==> flow/design.v <==
module float_multi_module
  (
   input 	 CLK, RSTn,
   input [31:0]  A,B,
   output [31:0] Result,
   input 	 Start_Sig,
   output [3:0]  Done_Sig,
   output [32:0] SQ_rA,SQ_rB,
   output [47:0] SQ_Temp,
   output [9:0]  SQ_rExp,SQ_BDiff
   );
   reg [3:0] 	 i;
   reg [32:0] 	 rA,rB;  
   reg [47:0] 	 Temp;
   reg [31:0] 	 rResult;
   reg [9:0] 	 rExp,BDiff;
   reg 		 isSign;
   reg 		 isOver;
   reg 		 isUnder;
   reg 		 isZero;
   reg 		 isDone;
   always @ ( posedge CLK or negedge RSTn )
     if( !RSTn )
       begin
	  i <= 4'd0;
	  rA <= 33'd0;
	  rB <= 33'd0;
	  Temp <= 48'd0;
	  rResult <= 32'd0;
	  rExp <= 10'd0;
	  BDiff <= 10'd0;
	  isOver <= 1'b0;
	  isUnder <= 1'b0;
	  isZero <= 1'b0;
	  isDone <= 1'b0;
       end  
     else if( Start_Sig )
       case( i )
	 0:  
	   begin
	      rA <= { A[31], A[30:23], 1'b1, A[22:0]};
	      rB <= { B[31], B[30:23], 1'b1, B[22:0]};
	      isSign <= A[31] ^ B[31];
	      isOver <= 1'b0; isUnder <= 1'b0; isZero <= 1'b0;
	      i <= i + 1'b1;
	   end
	 1:
	   begin
	      if( rA[31:24] == rB[31:24] && ( rA[22:0] != 23'd0 & rB[22:0] != 23'd0 ) || rA[32] ^ rB[32] )
		begin rB[31:24] <= rB[31:24] + 1'b1; rB[23:0] <= rB[23:0] >> 1; end
	      i <= i + 1'b1;
	   end  
	 2:  
	   begin
	      BDiff = rB[31:24] - 8'd127;  
	      rExp <= rA[31:24] + BDiff;  
	      i <= i + 1'b1;
	   end
	 3:
	   begin
	      Temp <= rA[23:0] * rB[23:0];
	      i <= i + 1'b1;
	   end
	 4:  
	   begin
	      if( Temp[47] == 1'b1 ) begin Temp <= Temp; end  
	      else if( Temp[46] == 1'b1 ) begin Temp <= Temp << 1; end
	      else if( Temp[45] == 1'b1 ) begin Temp <= Temp << 2; rExp <= rExp - 1'b1;end
	      i <= i + 1'b1;
	   end  
	 5:  
	   begin
	      if( rExp[9:8] == 2'b01 ) begin isOver <= 1'b1; rResult <= {1'b0,8'd127, 23'd0}; end
	      else if( rExp[9:8] == 2'b11 ) begin isUnder <= 1'b1; rResult <= {1'b0, 8'd127, 23'd0}; end  
	      else if( Temp[47:24] == 24'd0 ) begin isZero <= 1'b1; rResult <= {1'b0, 8'd127, 23'd0}; end  
	      else if( Temp[23] == 1'b1 ) rResult <= { isSign, rExp[7:0], Temp[46:24] + 1'b1 };  
	      else rResult <= { isSign, rExp[7:0], Temp[46:24] };  
	      i <= i + 1'b1;
	   end
	 6:
	   begin isDone <= 1'b1; i <= i + 1'b1; end
	 7:
	   begin isDone <= 1'b0; i <= 4'd0; end
       endcase
   assign Done_Sig = { isOver, isUnder, isZero, isDone };
   assign Result = rResult;
   assign SQ_rA = rA;
   assign SQ_rB = rB;
   assign SQ_rExp = rExp;
   assign SQ_BDiff = BDiff;
   assign SQ_Temp = Temp;
endmodule
### Reports on float_multi_module

What the tools print for float_multi_module, step after step.
Line numbers count from 1 in the design file above.
Cell names lack the library's common part.
Not given: -

| set-up | value |
|---|---|
| design top | float_multi_module |
| clock port | CLK |
| cell library | sky130hd |
| timing corner | tt_025C_1v80 |

### Word level

Source: Yosys, flattened and elaborated, memories not mapped. Widths are those after wreduce. Registers that Yosys merges into a memory's read port (data or address) are not register bits. Print and check cells do not count. Equal cells are merged and count once.

| bit counts | value |
|---|---|
| flip-flop bits (word level) | 175 |
| input port bits | 67 |
| output and inout bits | 170 |

| cells by class | value |
|---|---|
| bitwise operators | 3 |
| $add $sub $neg | 6 |
| reductions and logical operators | 27 |
| multiply operators | 1 |
| eq/ne operators | 20 |
| multiplexer cells | 27 |

Operator list:

| cell | count |
|---|---|
| 24-bit by 24-bit multiplier with 48-bit output | 1 |
| 48-bit 2-to-1 mux | 3 |
| 48-bit case mux with 2-bit select | 1 |
| 32-bit 2-to-1 mux | 3 |
| 24-bit case mux with 2-bit select | 1 |
| 23-bit nonzero test | 2 |
| 10-bit 2-to-1 mux | 3 |
| 24-bit logical NOT | 1 |
| 24-bit 2-to-1 mux | 1 |
| 23-bit by 1-bit adder with 23-bit output (second input constant) | 1 |
| 23-bit 2-to-1 mux | 1 |
| 10-bit case mux with 2-bit select | 1 |
| 2-bit != test (second input constant) | 9 |
| 4-bit by 3-bit equality test with 1-bit output (second input constant) | 4 |
| 8-bit case mux with 2-bit select | 1 |
| 2-bit AND reduction | 6 |
| 2-bit nonzero test | 6 |
| 3-bit AND reduction | 4 |
| 10-bit by 1-bit subtractor with 10-bit output (second input constant) | 1 |
| 5-bit AND reduction | 2 |
| 8-bit by 10-bit adder with 10-bit output | 1 |
| 8-bit by 7-bit subtractor with 9-bit output (second input constant) | 1 |
| 4-bit by 2-bit equality test with 1-bit output (second input constant) | 2 |
| 4-bit AND reduction | 2 |
| 8-bit by 1-bit adder with 8-bit output (second input constant) | 1 |
| 8-bit equality test | 1 |
| 4-bit case mux with 2-bit select | 1 |
| 8-bit 2-to-1 mux | 1 |

Other operator kinds: 13; their cells: 22.

### Logic depth

Yosys ltp: most cells in a row. Word level: on the elaborated netlist, between registers, memories and ports. Mapped: between sequential cells and ports; inverters and the memories' decode and read muxes count.

| depth | value |
|---|---|
| depth in word-level cells | 6 |
| ABC_AREA | 0 |
| gate-level depth with buffers | 28 |

### Mapped cells and area

The flow's flattened synthesis, as Yosys stat reports it; memories are mapped. The netlist is that of the ABC_AREA named above (0 if unset); the other value can give another one.
Totals and module areas in this step are rounded.

| mapped netlist | value |
|---|---|
| sequential part of the area | 4360 µm² |
| cells in the netlist | 3099 |
| cell area after synthesis | 27800 µm² |
| flip-flop cells | 174 |

Cells by type:

| cell | count | area in all (µm²) |
|---|---|---|
| fa_1 | 483 | 9.67E+03 |
| dfrtp_1 | 173 | 4.33E+03 |
| ha_1 | 190 | 2377.28 |
| inv_1 | 579 | 2.17E+03 |
| and2_1 | 291 | 1.82E+03 |
| nand2_1 | 463 | 1.74E+03 |
| clkbuf_1 | 187 | 701.923 |
| o21ai_0 | 103 | 515.494 |
| xnor2_1 | 49 | 429.162 |
| mux2_2 | 38 | 427.91 |
| a21oi_1 | 77 | 385.37 |
| a222oi_1 | 34 | 340.326 |
| xor2_1 | 37 | 324.061 |
| nor2_1 | 75 | 281.52 |
| mux2i_1 | 26 | 260.25 |
| o21ai_1 | 41 | 205.197 |
| nand3_1 | 32 | 160.154 |
| a21o_1 | 17 | 127.622 |

Not listed: further types 50, cells in them 204.

### Path before layout

Source: OpenSTA report_checks on the synthesized netlist (no wires, ideal clock, input and output delay 20% of the period each), path of least setup slack; recovery checks are left aside. Register names are those of the netlist, which keeps one name where synthesis merged equal registers.

| timing post-synthesis | value |
|---|---|
| path kind | register -> register |
| from | register rB[3] |
| to | register Temp[44] |
| path delay | 6835 ps |
| time at the first pin | 0 ps |
| stages | 26 |
| data arrival time | 6711 ps |
| clock period | 8740 ps |
| setup time | 124 ps |
| path slack | 1905 ps |
| required time | 8616 ps |
| period reached after synthesis | 6835 ps |

"path delay" is the arrival time less input delay plus setup time.
"stages" counts driving pins, that of a launching flip-flop among them; a cell with two outputs on the path counts twice.
"period reached after synthesis" = period - worst setup slack (recovery checks aside). The figure is calculated, with input and output delays left at 20% of the set period.
Between the ends stands the longest chain of elaborated cells between them, by number of cells; it is not shown to be the way that was timed. Of several equally long chains one is given.
A line is the first line of the expression or statement that the cell stems from. Yosys adds cells for indexed reads and writes and turns some case tables into memories.
A register here has more assigning lines than the two given.

| on the way, post-synthesis | value |
|---|---|
| cell sequence | dfrtp_1 -> clkbuf_1 -> clkbuf_1 -> nand2_1 -> fa_1 -> inv_1 -> fa_1 -> inv_1 -> fa_1 -> fa_1 -> inv_1 -> fa_1 -> fa_1 -> inv_1 -> fa_1 -> inv_1 -> ha_1 -> buf_2 -> and4_1 -> nand3_1 -> or4_1 -> o21ai_2 -> a41oi_2 -> o21a_1 -> o31ai_1 -> o21ai_1 |
| length of the longest elaborated chain | 2 |
| elaborated cells between the ends (all ways) | 2 |
| RTL lines with such cells | 2 |
| those cells by class | mul: 1; mux: 1 |

Ends and longest elaborated chain, post-synthesis:

| item | line | source |
|---|---|---|
| from (decl) | 13 | `reg [32:0] rA,rB;` |
| from (assign) | 42 | `rB <= { B[31], B[30:23], 1'b1, B[22:0]};` |
| from (assign) | 50 | `begin rB[31:24] <= rB[31:24] + 1'b1; rB[23:0] <= rB[23:0] >> 1; end` |
| 24-bit by 24-bit multiplier with 48-bit output | 61 | `Temp <= rA[23:0] * rB[23:0];` |
| 48-bit case mux with 2-bit select | 38 | `case( i )` |
| to (assign) | 61 |  |
| to (assign) | 66 | `if( Temp[47] == 1'b1 ) begin Temp <= Temp; end` |
| to (decl) | 14 | `reg [47:0] Temp;` |

### Timing after layout

Path of least setup slack in the final report of job 2 (OpenROAD, finished layout, wires in). Where an end is a register, its clock arrival counts in the times.
The path's times are printed in steps of 10 ps; the period is the one set.

| timing after layout | value |
|---|---|
| path kind | register -> register |
| from | register rA[11] |
| to | register Temp[45] |
| time at the first pin | 510 ps |
| stages | 26 |
| clock period | 5610 ps |
| setup time | 160 ps |
| required time | 5950 ps |
| path slack | -1100 ps |
| data arrival time | 7050 ps |

Between the ends stands the longest chain of elaborated cells between them, by number of cells; it is not shown to be the way that was timed. Of several equally long chains one is given.
A register here has more assigning lines than the two given.

| on the way, after layout | value |
|---|---|
| cell sequence | dfrtp_4 -> buf_12 -> buf_4 -> and2_1 -> fa_1 -> inv_1 -> fa_1 -> inv_1 -> fa_2 -> fa_2 -> fa_2 -> fa_1 -> inv_1 -> fa_1 -> inv_1 -> ha_4 -> buf_4 -> a21oi_4 -> o21ai_2 -> a2111oi_4 -> nor2_2 -> a211oi_2 -> a31oi_2 -> a41oi_2 -> mux2i_1 -> a211oi_1 |
| length of the longest elaborated chain | 2 |
| elaborated cells between the ends (all ways) | 2 |
| RTL lines with such cells | 2 |
| those cells by class | mul: 1; mux: 1 |

Ends and longest elaborated chain, after layout:

| item | line | source |
|---|---|---|
| from (decl) | 13 | `reg [32:0] rA,rB;` |
| from (assign) | 26 | `rA <= 33'd0;` |
| from (assign) | 41 | `rA <= { A[31], A[30:23], 1'b1, A[22:0]};` |
| 24-bit by 24-bit multiplier with 48-bit output | 61 | `Temp <= rA[23:0] * rB[23:0];` |
| 48-bit case mux with 2-bit select | 38 | `case( i )` |
| to (assign) | 61 |  |
| to (assign) | 66 | `if( Temp[47] == 1'b1 ) begin Temp <= Temp; end` |
| to (decl) | 14 | `reg [47:0] Temp;` |

Lab notebook: float_multi_module

Design float_multi_module on sky130hd. What follows are 2 stored runs of the flow, each under its own settings; their order means nothing. The constraints put input and output delay at 20% of the set period each and load the outputs with 0.01 pF.
"allowed time less slack (worst setup path)": the worst setup path's part of the clock period (all of it between registers, 20% less for each end at a port) less its slack. A launch clock that arrives late makes it longer, a capture clock that arrives late makes it shorter.
"allowed time less slack (worst setup path)" is given in steps of 10 ps.
The measured numbers are rounded.

#### Job 1

| setting | value |
|---|---|
| period_ns | `12.4` |
| CORE_UTILIZATION | `68` |
| SETUP_SLACK_MARGIN | `3.03` |
| PLACE_DENSITY_LB_ADDON | `0.28` |
| CORE_ASPECT_RATIO | `1.6` |
| CORE_MARGIN | `5` |
| CELL_PAD_IN_SITES_GLOBAL_PLACEMENT | `2` |
| CELL_PAD_IN_SITES_DETAIL_PLACEMENT | `0` |
| ABC_AREA | `0` |
| GPL_TIMING_DRIVEN | `0` |
| MIN_ROUTING_LAYER | `met1` |
| MAX_ROUTING_LAYER | `met5` |
| CAP_MARGIN | `20` |
| SLEW_MARGIN | `20` |

No results, placement failed with FLW-0024.

#### Job 2

| setting | value |
|---|---|
| period_ns | `5.61` |
| CORE_UTILIZATION | `52` |
| SETUP_SLACK_MARGIN | `-0.04` |
| PLACE_DENSITY_LB_ADDON | `0.12` |
| CORE_ASPECT_RATIO | `0.95` |
| ABC_AREA | `0` |
| GPL_ROUTABILITY_DRIVEN | `0` |
| CAP_MARGIN | `20` |
| CORE_MARGIN | `2` |
| SLEW_MARGIN | `20` |

| result | value |
|---|---|
| mapped cell area after synthesis | 27800 µm² |
| overall die area | 55200 µm² |
| standard-cell area after layout | 36100 µm² |
| worst slack on setup checks | -1100 ps |
| summed negative setup slack | -33100 ps |
| allowed time less slack (worst setup path) | 6710 ps |
| type of the worst setup path | register -> register |
