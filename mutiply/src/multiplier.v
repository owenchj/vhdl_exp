==> flow/design.v <==
module fifo_module
  (
   input 	 CLK,
   input 	 RSTn,
   input 	 Write_Req,
   input [15:0]  FIFO_Write_Data,
   input 	 Read_Req,
   output [15:0] FIFO_Read_Data,
   output [2:0]  Left_Sig
   );
   parameter DEEP = 3'd4;
   reg [15:0] 	 rShift [DEEP:0];
   reg [2:0] 	 Count;
   reg [15:0] 	 Data;
   always @ ( posedge CLK or negedge RSTn )
     if( !RSTn )
       begin
	  rShift[0] <= 15'd0; rShift[1] <= 15'd0; rShift[2] <= 15'd0;
	  rShift[3] <= 15'd0; rShift[4] <= 15'd0;
	  Count <= 3'd0;
	  Data <= 15'd0;
       end
     else if( Read_Req && Write_Req && Count < DEEP && Count > 0 )
       begin
	  rShift[1] <= FIFO_Write_Data;
	  rShift[2] <= rShift[1];
	  rShift[3] <= rShift[2];
	  rShift[4] <= rShift[3];
	  Data <= rShift[ Count ];
       end
     else if( Write_Req && Count < DEEP )
       begin
	  rShift[1] <= FIFO_Write_Data;
	  rShift[2] <= rShift[1];
	  rShift[3] <= rShift[2];
	  rShift[4] <= rShift[3];
	  Count <= Count + 1'b1;
       end
     else if( Read_Req && Count > 0 )
       begin
	  Data <= rShift[Count];
	  Count <= Count - 1'b1;
       end
   assign FIFO_Read_Data = Data;
   assign Left_Sig = DEEP - Count;
endmodule
module modified_booth_multiplier_module_2
  (
   input 	 CLK,
   input 	 RSTn,
   input 	 Start_Sig,
   input [7:0] 	 A,
   input [7:0] 	 B,
   output 	 Done_Sig,
   output [15:0] Product
   );
   reg [3:0] 	 i;
   reg [15:0] 	 a;
   reg [15:0] 	 a2;
   reg [15:0] 	 s;  
   reg [15:0] 	 s2;
   reg [15:0] 	 p;
   reg [3:0] 	 M;
   reg [8:0] 	 N;
   reg 		 isDone;
   always @ ( posedge CLK or negedge RSTn )
     if( !RSTn )
       begin
	  i <= 4'd0;
	  a <= 8'd0;
	  a2 <= 9'd0;
	  s <= 8'd0;
	  s2 <= 9'd0;
	  p <= 16'd0;
	  M <= 4'd0;
	  N <= 9'd0;
	  isDone <= 1'b0;
       end
     else if( Start_Sig )
       case( i )
	 0:
	   begin
	      a <= A[7] ? { 8'hFF , A } : { 8'd0 , A };
	      a2 <= A[7] ? { 8'hFF , A + A } : { 8'd0 , A + A };
	      s <= ~A[7] ? { 8'hFF , ( ~A + 1'b1 ) } : { 8'd0 , ( ~A + 1'b1 ) };
	      s2 <= ~A[7] ? { 8'hFF , ( ~A + 1'b1 ) + ( ~A + 1'b1 ) } : { 8'd0 , ( ~A + 1'b1 ) + ( ~A + 1'b1 ) };
	      p <= 16'd0;
	      M <= 4'd0;
	      N <= { B , 1'b0 };
	      i <= i + 1'b1;
	   end
	 1,2,3,4:
	   begin
	      if( N[2:0] == 3'b001 || N[2:0] == 3'b010 ) p <= p + ( a << M );
	      else if( N[2:0] == 3'b011 ) p <= p + ( a2 << M ) ;
	      else if( N[2:0] == 3'b100 ) p <= p + ( s2 << M ) ;
	      else if( N[2:0] == 3'b101 || N[2:0] == 3'b110 ) p <= p + ( s << M );
	      M <= M + 2'd2;
	      N <= ( N >> 2 );
	      i <= i + 1'b1;
	   end
	 5:
	   begin isDone <= 1'b1; i <= i + 1'b1; end
	 6:
	   begin isDone <= 1'b0; i <= 4'd0; end
       endcase
   assign Done_Sig = isDone;
   assign Product = p;
endmodule
module multiplier
  (
   input 	 CLK,
   input 	 RSTn,
   input 	 Write_Req,
   input [15:0]  FIFO_Write_Data,
   output [2:0]  Left_Sig,
   output [15:0] Product
   );
   reg 		 isRead;
   wire [2:0] 	 U1_Left_Sig;
   wire [15:0] 	 U1_Read_Data;
   fifo_module U1
     (
      .CLK( CLK ),
      .RSTn( RSTn ),
      .Write_Req( Write_Req ),
      .FIFO_Write_Data( FIFO_Write_Data ),
      .Read_Req( isRead ),
      .FIFO_Read_Data( U1_Read_Data ),
      .Left_Sig( U1_Left_Sig )
      );
   reg 		 isStart;
   wire 	 U2_Done_Sig;
   wire [15:0] 	 U2_Product;
   modified_booth_multiplier_module_2 U2
     (
      .CLK( CLK ),
      .RSTn( RSTn ),
      .Start_Sig( isStart ),
      .A( U1_Read_Data[15:8] ),
      .B( U1_Read_Data[7:0] ),
      .Done_Sig( U2_Done_Sig ),
      .Product( U2_Product )
      );
   reg 		 i;
   always @ ( posedge CLK or negedge RSTn )
     if( !RSTn )
       begin
	  isRead <= 1'b0;
	  isStart <= 1'b0;
	  i <= 1'b0;
       end
     else
       case( i )
	 0:
	   if( U1_Left_Sig <= 3 ) begin isRead <= 1'b1; i <= i + 1'b1; end
	 1:
	   if( U2_Done_Sig ) begin isStart <= 1'b0; i <= i - 1'b1; end
	   else begin isRead <= 1'b0; isStart <= 1'b1; end
       endcase
   assign Left_Sig = U1_Left_Sig;
   assign Product = U2_Product;
endmodule
# From RTL to reports: multiplier
# Tool output for the design above, in the order of the flow.
# Lines are those of the file above, counted from 1.
# Library cell names are shortened.
# The mark n/a stands for no value.
dict set report inputs {
  top {multiplier}
  clock_port {CLK}
  library {sky130hd}
  corner {tt_025C_1v80}
}

# Word level
# Counts by Yosys on the flattened word-level netlist (proc, flatten, opt, wreduce). Print and check cells are left out. Cells with the same type and inputs are merged into one.
dict set report word_totals {
  register_bits 184
  latchBits 0
  ram_bits 0
  mem_bits_ro 0
  clocked_rd_ports_x_width 0
  mem_count 0
  out_inout_bits 19
  wordCells 121
}
dict set report op_classes {
  addsub 14
  mul 0
  div_mod_pow 0
  n_cmp 3
  n_eq 20
  shift 4
  muxes 34
  logic 3
  reduce_and_logical 25
}
# cell n
set ops {}
lappend ops {{16-bit two-way mux} 19}
lappend ops {{16-bit parallel mux with 5-bit select} 1}
lappend ops {{16-bit adder} 4}
lappend ops {{16-bit by 4-bit << shifter with 16-bit output} 4}
lappend ops {{16-bit parallel mux with 2-bit select} 1}
lappend ops {{9-bit parallel mux with 2-bit select} 1}
lappend ops {{8-bit adder} 2}
lappend ops {{4-bit parallel mux with 2-bit select} 2}
lappend ops {{2-bit AND reduction} 7}
lappend ops {{2-bit nonzero test} 6}
lappend ops {{3-bit by 2-bit equality test with 1-bit output (second input constant)} 4}
lappend ops {{3-bit equality test (second input constant)} 4}
lappend ops {{4-bit by 3-bit equality test with 1-bit output (second input constant)} 3}
lappend ops {{4-bit by 2-bit equality test with 1-bit output (second input constant)} 2}
lappend ops {{8-bit by 1-bit adder with 8-bit output (second input constant)} 1}
lappend ops {{8-bit NOT} 1}
lappend ops {{3-bit by 1-bit equality test with 1-bit output (second input constant)} 2}
lappend ops {{6-bit OR reduction} 1}
lappend ops {{3-bit two-way mux} 2}
lappend ops {{1-bit parallel mux with 2-bit select} 3}
lappend ops {{1-bit logical AND} 5}
lappend ops {{5-bit by 1-bit != test with 1-bit output (second input constant)} 1}
lappend ops {{1-bit two-way mux} 5}
lappend ops {{2-bit != test (second input constant)} 2}
lappend ops {{4-bit by 1-bit adder with 4-bit output (second input constant)} 1}
lappend ops {{4-bit by 1-bit equality test with 1-bit output (second input constant)} 1}
lappend ops {{4-bit by 2-bit adder with 4-bit output (second input constant)} 1}
lappend ops {{4-bit logical NOT} 1}
# Other operator kinds: 14; their cells: 16.

# Depth
# Longest topological path by Yosys (ltp), each cell counted once; first at word level (registers and memories cut), then after technology mapping (sequential cells cut; the memories' decode and read muxes count).
dict set report depth {
  ltp_word 7
  ABC_AREA 0
  mapped_depth 19
  ltp_nobuf 17
}

# Synthesis result
# Source: synth_stat.txt of the flow (Yosys; design flattened, memories mapped). It holds for the ABC_AREA given above (unset counts as 0); a run with the other value may have another netlist.
# Totals and module areas in this step are rounded.
dict set report synth_totals {
  stdcells 694
  mapped_area_um2 7120
  flip_flops 135
}
# type n
set by_type {}
lappend by_type {dfrtp_1 135}
lappend by_type {mux2_2 68}
lappend by_type {nand2_1 104}
lappend by_type {ha_1 25}
lappend by_type {o21ai_0 56}
lappend by_type {mux2i_1 20}
lappend by_type {a21oi_1 34}
lappend by_type {a222oi_1 16}
lappend by_type {a22o_1 18}
lappend by_type {xnor2_1 14}
lappend by_type {nor2_1 32}
lappend by_type {clkbuf_1 26}
lappend by_type {xor2_1 9}
lappend by_type {inv_1 20}
lappend by_type {nor2b_1 11}
lappend by_type {o22ai_1 9}
lappend by_type {nor3_1 11}
lappend by_type {mux4_2 2}
# Other cell types: 34; their cells: 84.
# The figures by module come from a second, unflattened synthesis with its own total; it is not the netlist above.
dict set report hier_totals {
  cells_unflattened 685
  area_unflattened_um2 7460
}
# Rows give one instance, submodules left out.
# module instances cells area_um2
set modules {}
lappend modules {fifo_module 1 264 3790}
lappend modules {modified_booth_multiplier_module_2 1 412 3550}
lappend modules {multiplier 1 9 114}

# Worst setup path after synthesis
# Path of least setup slack by OpenSTA after synthesis, without wires, with an ideal clock, recovery checks aside; 20% of the period is set as input and as output delay. Where synthesis merged equal registers, the netlist keeps one of their names.
dict set report synth_path {
  kind {register -> register}
  start {register U2.N[2]}
  end {register U2.p[15]}
  period_ns 8.29
  setup_ns 0.128
  arrival_ns 3.409
  t_required_ns 8.162
  path_slack_ns 4.753
  delay_ns 3.537
  stages 16
  period_less_setup_slack_ns 3.537
}
# "delay_ns" = arrival - input delay + setup time.
# "stages" counts driving pins, that of a launching flip-flop among them; a cell with two outputs on the path counts twice.
# "period_less_setup_slack_ns" is the clock period less the worst setup slack; recovery checks do not enter. This is arithmetic on one report: input and output delays are still those of the set period (20% each).
# Between the ends stands the longest chain of elaborated cells between them, by number of cells; it is not shown to be the way that was timed. Of several equally long chains one is given.
# A line is the first line of the expression or statement that the cell stems from. Yosys adds cells for indexed reads and writes and turns some case tables into memories.
# A register here has more assigning lines than the two given.
dict set report synth_between {
  cell_sequence {dfrtp_1 > buf_2 > buf_2 > buf_1 > o211ai_1 > mux4_2 > o22ai_1 > ha_1 > a21o_1 > a211oi_1 > nor2_1 > a2111oi_0 > a21oi_1 > xnor2_1 > a21oi_1 > o22ai_1}
  elab_chain_len 7
  cone_cells 15
  lines_between 5
  cone_classes {7 x eq/ne; 5 x mux; 3 x reduce/logical}
}
# item line_no
set synth_lines {}
lappend synth_lines {{start: declaration} 64} ;# reg [8:0] N;
lappend synth_lines {{start: assignment} 89} ;# N <= { B , 1'b0 };
lappend synth_lines {{start: assignment} 99} ;# N <= ( N >> 2 );
lappend synth_lines {{3-bit equality test} 97} ;# else if( N[2:0] == 3'b101 || N[2:0] == 3'b110 ) p <= p + ( s << M );
lappend synth_lines {{1-bit logical OR} 97}
lappend synth_lines {{16-bit two-way mux} 97}
lappend synth_lines {{16-bit two-way mux} 96} ;# else if( N[2:0] == 3'b100 ) p <= p + ( s2 << M ) ;
lappend synth_lines {{16-bit two-way mux} 95} ;# else if( N[2:0] == 3'b011 ) p <= p + ( a2 << M ) ;
lappend synth_lines {{16-bit two-way mux} 94} ;# if( N[2:0] == 3'b001 || N[2:0] == 3'b010 ) p <= p + ( a << M );
lappend synth_lines {{16-bit parallel mux with 2-bit select} 80} ;# case( i )
lappend synth_lines {{end: assignment} 94}
lappend synth_lines {{end: assignment} 95}
lappend synth_lines {{end: declaration} 62} ;# reg [15:0] p;

# Worst path after layout
# Path of least setup slack in the final report of run 1 (OpenROAD, finished layout, wires in). Where an end is a register, its clock arrival counts in the times.
dict set report layout_path {
  kind {register -> register}
  start {register U2.N[0]}
  end {register U2.p[15]}
  period_ns 5.11
  setup_ns 0.12
  arrival_ns 4.57
  t_required_ns 5.40
  path_slack_ns 0.83
  stages 15
}
# Between the ends stands the longest chain of elaborated cells between them, by number of cells; it is not shown to be the way that was timed. Of several equally long chains one is given.
# A register here has more assigning lines than the two given.
dict set report layout_between {
  cell_sequence {dfrtp_1 > nor2_1 > nor2_1 > mux2i_1 > mux4_2 > o22ai_1 > ha_1 > a21o_1 > a211oi_1 > nor2_1 > a2111oi_0 > a21oi_1 > xnor2_1 > a21oi_1 > o22ai_1}
  elab_chain_len 7
  cone_cells 15
  lines_between 5
  cone_classes {7 x eq/ne; 5 x mux; 3 x reduce/logical}
}
# item line_no
set layout_lines {}
lappend layout_lines {{start: declaration} 64} ;# reg [8:0] N;
lappend layout_lines {{start: assignment} 89} ;# N <= { B , 1'b0 };
lappend layout_lines {{start: assignment} 99} ;# N <= ( N >> 2 );
lappend layout_lines {{3-bit equality test} 97} ;# else if( N[2:0] == 3'b101 || N[2:0] == 3'b110 ) p <= p + ( s << M );
lappend layout_lines {{1-bit logical OR} 97}
lappend layout_lines {{16-bit two-way mux} 97}
lappend layout_lines {{16-bit two-way mux} 96} ;# else if( N[2:0] == 3'b100 ) p <= p + ( s2 << M ) ;
lappend layout_lines {{16-bit two-way mux} 95} ;# else if( N[2:0] == 3'b011 ) p <= p + ( a2 << M ) ;
lappend layout_lines {{16-bit two-way mux} 94} ;# if( N[2:0] == 3'b001 || N[2:0] == 3'b010 ) p <= p + ( a << M );
lappend layout_lines {{16-bit parallel mux with 2-bit select} 80} ;# case( i )
lappend layout_lines {{end: assignment} 94}
lappend layout_lines {{end: assignment} 95}
lappend layout_lines {{end: declaration} 62} ;# reg [15:0] p;

Ticket comment

Top module multiplier; platform sky130hd; tools Yosys and OpenROAD; 2 stored runs in no particular order. Input and output delays are each 20% of the period that was set; the output load is 0.01 pF.
"timing.achieved_period_ns" is the run's clock period less its worst setup slack. It is reckoned from that one timing run; input and output delays stay at 20% of the period that was set.
By "worst_path_ns" is meant the share of the clock period that the worst setup path is allowed (20% is reserved at inputs, 20% at outputs), minus its slack. Clock arrival times at its registers enter into it.
"totalPower_w" rests on the timing tool's default activity at the inputs, not on a simulated workload.
The measured numbers are rounded.

# run 1
==> flow/run.sh <==
#!/bin/bash
# the make line also repeats the synthesis and layout settings of config.mk as NAME=value (left out here)
make -C /OpenROAD-flow-scripts/flow DESIGN_CONFIG=/design/flow/config.mk WORK_HOME=/design/flow/orfs CLKGATE_MAP_FILE= finish
==> flow/config.mk <==
export PLATFORM = sky130hd
export DESIGN_NAME = multiplier
export DESIGN_NICKNAME = multiplier
export VERILOG_FILES = /design/flow/design.v
export SDC_FILE = /design/flow/constraint.sdc
export NUM_CORES = 4
export LEC_CHECK = 0
export CAP_MARGIN = 20
export CORE_MARGIN = 2
export CORE_UTILIZATION = 40
export SLEW_MARGIN = 20
==> flow/constraint.sdc <==
create_clock -name core_clock -period 5.11 [get_ports {CLK}]
set_input_delay 1.0220 -clock core_clock [delete_from_list [all_inputs] [get_ports {CLK}]]
set_output_delay 1.0220 -clock core_clock [all_outputs]
set_load 0.01 [all_outputs]

==> run 1: results <==
total_negative_slack_ns=0.000
yosys.chip_area_um2=7120
die_footprint_um2=18900
timing.achieved_period_ns=4.282
totalPower_w=0.00231
cell_area_final_um2=8260
worst_path_ns=4.28
path_kind="register -> register"
setup_ws_ns=0.828

# run 2
==> flow/run.sh <==
#!/bin/bash
# the make line also repeats the synthesis and layout settings of config.mk as NAME=value (left out here)
make -C /OpenROAD-flow-scripts/flow DESIGN_CONFIG=/design/flow/config.mk WORK_HOME=/design/flow/orfs CLKGATE_MAP_FILE= finish
==> flow/config.mk <==
export PLATFORM = sky130hd
export DESIGN_NAME = multiplier
export DESIGN_NICKNAME = multiplier
export VERILOG_FILES = /design/flow/design.v
export SDC_FILE = /design/flow/constraint.sdc
export NUM_CORES = 4
export LEC_CHECK = 0
export CAP_MARGIN = 20
export CELL_PAD_IN_SITES_DETAIL_PLACEMENT = 0
export CORE_ASPECT_RATIO = 1.12
export CORE_MARGIN = 5
export CORE_UTILIZATION = 55
export CTS_CLUSTER_DIAMETER = 273
export GPL_TIMING_DRIVEN = 1
export MAX_ROUTING_LAYER = met4
export PLACE_DENSITY_LB_ADDON = 0.13
export SLEW_MARGIN = 5
==> flow/constraint.sdc <==
create_clock -name core_clock -period 3.18 [get_ports {CLK}]
set_input_delay 0.6360 -clock core_clock [delete_from_list [all_inputs] [get_ports {CLK}]]
set_output_delay 0.6360 -clock core_clock [all_outputs]
set_load 0.01 [all_outputs]

==> run 2: results <==
total_negative_slack_ns=-1.08
yosys.chip_area_um2=7120
die_footprint_um2=15300
timing.achieved_period_ns=3.388
totalPower_w=0.00388
cell_area_final_um2=8890
worst_path_ns=3.39
path_kind="register -> register"
setup_ws_ns=-0.208
